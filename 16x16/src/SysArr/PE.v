==> flow/design.v <==
module PE #(
    parameter PARTIAL_SUM_BW = 19,
    parameter DATA_IN_BW = 8,
    parameter WEIGHT_BW = 8
) (
    input wire clk, we_rl, rstn,                                     
    input wire signed [DATA_IN_BW-1 : 0] DIN,                        
    input wire signed [PARTIAL_SUM_BW-1 : 0] PSUM_IN,                
    input wire signed [WEIGHT_BW-1 : 0] W,                           
    output wire signed [DATA_IN_BW-1 : 0] DF_COL,                    
    (* use_dsp = "yes" *) output wire signed [PARTIAL_SUM_BW-1 : 0] PSUM_OUT               
);
    wire signed [WEIGHT_BW-1 : 0] weight;
    (* use_dsp = "yes" *) wire signed [DATA_IN_BW + WEIGHT_BW - 1 : 0] wx;
    wire signed [PARTIAL_SUM_BW - 1 : 0] partial_sum;    
    dff #(.WIDTH(DATA_IN_BW)) dff_DIN (
        .clk(clk), 
        .rstn(rstn),
        .d(DIN), 
        .q(DF_COL)
    );
    (* DONT_TOUCH = "TRUE" *) dff #(.WIDTH(PARTIAL_SUM_BW)) dff_PSUM_OUT (
        .clk(clk), 
        .rstn(rstn), 
        .d(partial_sum), 
        .q(PSUM_OUT)
    );
    (* DONT_TOUCH = "TRUE" *) weight_reg #(.WEIGHT_BW(WEIGHT_BW)) u_weight_reg (
        .clk(clk),
        .rstn(rstn),
        .we_rl(we_rl),
        .W(W),
        .weight(weight)
    );
    assign wx = DIN * weight;
    assign partial_sum = PSUM_IN + wx;
endmodule
module dff #(
    parameter WIDTH = 8
) (
    input wire clk,
    input wire rstn,
    input wire [WIDTH-1:0] d,
    output reg [WIDTH-1:0] q
);
    always @(posedge clk or negedge rstn) begin
        if (!rstn)
            q <= 0;
        else
            q <= d;
    end
endmodule
module weight_reg #(
    parameter WEIGHT_BW = 8
) (
    input wire clk,
    input wire rstn,
    input wire we_rl,
    input wire signed [WEIGHT_BW-1:0] W,
    output reg signed [WEIGHT_BW-1:0] weight
);
    always @(posedge clk or negedge rstn) begin
        if (!rstn)
            weight <= 0;
        else if (we_rl)
            weight <= W;
    end
endmodule
From RTL to reports: PE

The steps from the RTL of PE to its reports follow in flow order.
Lines are those of the file above, counted from 1.
Operators carry their Yosys type and port widths (W data, S select, Z words).
Library cell names are shortened.
Not given: --

Design top: PE
Clock: clk
Standard-cell library: sky130hd
Library corner: tt_025C_1v80

Word-level counts

Yosys after proc, flatten, opt, wreduce and memory -nomap, before mapping. Enables and synchronous resets that opt folds into registers are not counted as muxes. Memory bits, and registers merged into a memory's read port (data or address), are not among the register bits. Print and check cells are not counted. Equal cells are merged and count once.

Bits in registers: 35
Bits of input ports: 38
Output and inout port bits: 27
Cells after elaboration: 5

Add/subtract/negate cells: 1
$mul: 1

Operators with widths:

| kind             | number |
| $mul A8 B8 Y16   | 1 |
| $add A19 B16 Y19 | 1 |

Logic depth

Yosys ltp: most cells in a row. Word level: on the elaborated netlist, between registers, memories and ports. Mapped: between sequential cells and ports; inverters and the memories' decode and read muxes count.

Depth in word-level cells: 2
ABC_AREA: 0
Mapped depth: 20
Gate-level depth less buffers: 19

Mapped cells and area

Source: synth_stat.txt of the flow (Yosys; design flattened, memories mapped). It holds for the ABC_AREA given above (unset counts as 0); a run with the other value may have another netlist.
The area totals of this step are shown rounded.

Standard cells after synthesis: 395
Synthesis area: 0.004389 mm²
Sequential area: 0.0008758 mm²
Mapped flip-flops: 35
Buffers: 4

Cell types:

| cell type | number | total area (µm²) |
| fa_1      | 84     | 1.68E+03 |
| dfrtp_1   | 35     | 875.84 |
| ha_1      | 44     | 550.528 |
| inv_1     | 88     | 330.317 |
| and2_1    | 35     | 218.96 |
| xnor2_1   | 13     | 113.859 |
| mux2_2    | 9      | 101.347 |
| nand2_1   | 25     | 93.84 |
| nor2b_1   | 9      | 56.304 |
| o21a_1    | 6      | 45.043 |
| xor2_1    | 5      | 43.792 |
| a21oi_1   | 7      | 35.034 |
| nor2_1    | 9      | 33.782 |
| a21boi_2  | 2      | 22.522 |
| a21o_1    | 3      | 22.522 |
| o32a_4    | 1      | 22.522 |
| a21oi_4   | 1      | 16.266 |
| clkbuf_1  | 4      | 15.014 |

Other cell types: 12; their cells: 15.
By module: a second synthesis without flattening, with its own total; a netlist apart from the flattened one above.

Cell total of the unflattened synthesis: 390
Area (unflattened synthesis): 0.004399 mm²

Rows give one instance, submodules left out.

Modules:

| module                    | times used | cells | area (mm²) | seq. area (mm²) |
| PE                        | 1          | 346   | 0.003392   | 0 |
| dff #(WIDTH=19)           | 1          | 19    | 0.0004755  | 0.0004755 |
| weight_reg #(WEIGHT_BW=8) | 1          | 17    | 0.0003316  | 0.0002002 |
| dff #(WIDTH=8)            | 1          | 8     | 0.0002002  | 0.0002002 |

Worst setup path after synthesis

Path of least setup slack by OpenSTA after synthesis, without wires, with an ideal clock, recovery checks aside; 20% of the period is set as input and as output delay. Where synthesis merged equal registers, the netlist keeps one of their names.

Kind: input-to-reg
Start: in DIN[7]
End: reg dff_PSUM_OUT.q[17]
Period: 7,510 ps
Input delay: 1,502 ps
Setup time: 124 ps
Time at the first pin: 1,502 ps
Arrival: 5,854 ps
Required time: 7,386 ps
Setup slack: 1,532 ps
Path delay: 4,476 ps
Driving pins on the path: 15
Buffers on the path: 0
Synthesis period reached: 5,978 ps

"path delay" is the arrival time less input delay plus setup time.
"driving pins on the path": output pins that drive a net of the path, with the launching flip-flop's if there is one; two outputs of one cell count as two.
"synthesis period reached" = period - worst setup slack (recovery checks aside). The figure is calculated, with input and output delays left at 20% of the set period.
Between the ends stands the longest chain of elaborated cells between them, by number of cells; it is not shown to be the way that was timed. Of several equally long chains one is given.
Each line given opens the expression or statement behind the cell; cells for indexed reads and writes are added by Yosys, which also makes memories of some case tables.

Cells stage by stage: and2_1 inv_1 fa_1 inv_1 fa_1 fa_1 fa_1 fa_1 ha_1 o21ai_0 nor2_1 o32a_4 a21oi_4 a21boi_2 xor2_1
Cells in the longest elaborated chain: 2
Elaborated cells between the ends (all ways): 2
RTL lines with such cells: 2
Classes of those cells: add/sub: 1; mul: 1

Ends and longest elaborated chain, post-synthesis:

| item               | RTL line | source |
| start: declaration | 7        | `input wire signed [DATA_IN_BW-1 : 0] DIN,` |
| $mul A8 B8 Y16     | 35       | `assign wx = DIN * weight;` |
| $add A19 B16 Y19   | 36       | `assign partial_sum = PSUM_IN + wx;` |
| end: assignment    | 48       | `q <= 0;` |
| end: assignment    | 50       | `q <= d;` |
| end: declaration   | 44       | `output reg [WIDTH-1:0] q` |

Timing after layout

Path of least setup slack in the final report of stored run 1 (OpenROAD, finished layout, wires in). Where an end is a register, its clock arrival counts in the times.
The report prints the path's times to 10 ps; the period is as set.

Kind: input-to-reg
Start: in DIN[7]
End: reg dff_PSUM_OUT.q[14]
Period: 10,200 ps
Input delay: 2,040 ps
Setup time: 110 ps
Time at the first pin: 2,040 ps
Arrival: 7,550 ps
Required time: 10,380 ps
Setup slack: 2,830 ps
Driving pins on the path: 16
Buffers on the path: 1

Between the ends stands the longest chain of elaborated cells between them, by number of cells; it is not shown to be the way that was timed. Of several equally long chains one is given.

Cells stage by stage: clkdlybuf4s50_1 and2_1 inv_1 fa_1 inv_1 fa_1 fa_1 fa_1 fa_1 ha_1 a21o_1 a21oi_1 a21boi_2 o31ai_1 mux2i_1 nand2_1
Cells in the longest elaborated chain: 2
Elaborated cells between the ends (all ways): 2
RTL lines with such cells: 2
Classes of those cells: add/sub: 1; mul: 1

Ends and longest elaborated chain, after layout:

| item               | RTL line | source |
| start: declaration | 7        | `input wire signed [DATA_IN_BW-1 : 0] DIN,` |
| $mul A8 B8 Y16     | 35       | `assign wx = DIN * weight;` |
| $add A19 B16 Y19   | 36       | `assign partial_sum = PSUM_IN + wx;` |
| end: assignment    | 48       | `q <= 0;` |
| end: assignment    | 50       | `q <= d;` |
| end: declaration   | 44       | `output reg [WIDTH-1:0] q` |

Add stored flow runs of PE

Settings and measured results of 2 stored flow runs for module PE (sky130hd), not sorted in any way. The constraints put input and output delay at 20% of the set period each and load the outputs with 0.01 pF.
"clock period reached": clock period set for the run, less the worst setup slack. It is reckoned from that one timing run; input and output delays stay at 20% of the period that was set.
By "critical setup path time" is meant the share of the clock period that the worst setup path is allowed (20% is reserved at inputs, 20% at outputs), minus its slack. Clock arrival times at its registers enter into it.
By "overall power" is meant OpenSTA's value without simulated activity: inputs other than the clock are taken to toggle once in ten clock periods, and the tool carries that through the logic.
"critical setup path time" is known to 10 ps.
The results are shown rounded.
Among the settings, . means not set for that run.

| setting or result                         | stored run 1 | stored run 2 |
| period_ns                                 | 10.2         | 10.6         |
| CORE_UTILIZATION                          | 40           | 33           |
| SETUP_SLACK_MARGIN                        | -0.45        | 2.43         |
| PLACE_DENSITY                             | 0.35         | .            |
| CELL_PAD_IN_SITES_DETAIL_PLACEMENT        | 1            | .            |
| TNS_END_PERCENT                           | 25           | 50           |
| GPL_TIMING_DRIVEN                         | 1            | 1            |
| CTS_CLUSTER_SIZE                          | 85           | .            |
| MIN_ROUTING_LAYER                         | met2         | .            |
| CAP_MARGIN                                | 20           | 20           |
| CORE_MARGIN                               | 2            | 2            |
| SLEW_MARGIN                               | 20           | 20           |
| PLACE_DENSITY_LB_ADDON                    | .            | 0.17         |
| chip area in the Yosys report (mm²)       | 0.004389     | 0.004389     |
| die size (mm²)                            | 0.01183      | 0.01424      |
| utilization in the final report (%)       | 49.3         | 40.9         |
| setup slack of the worst path (ps)        | 2,833        | 3,374        |
| worst hold slack in the final report (ps) | 722          | 714          |
| overall power (uW)                        | 2,042        | 1,909        |
| clock period reached (ps)                 | 7,367        | 7,226        |
| critical setup path time (ps)             | 5,330        | 5,110        |
| critical path type                        | input-to-reg | input-to-reg |
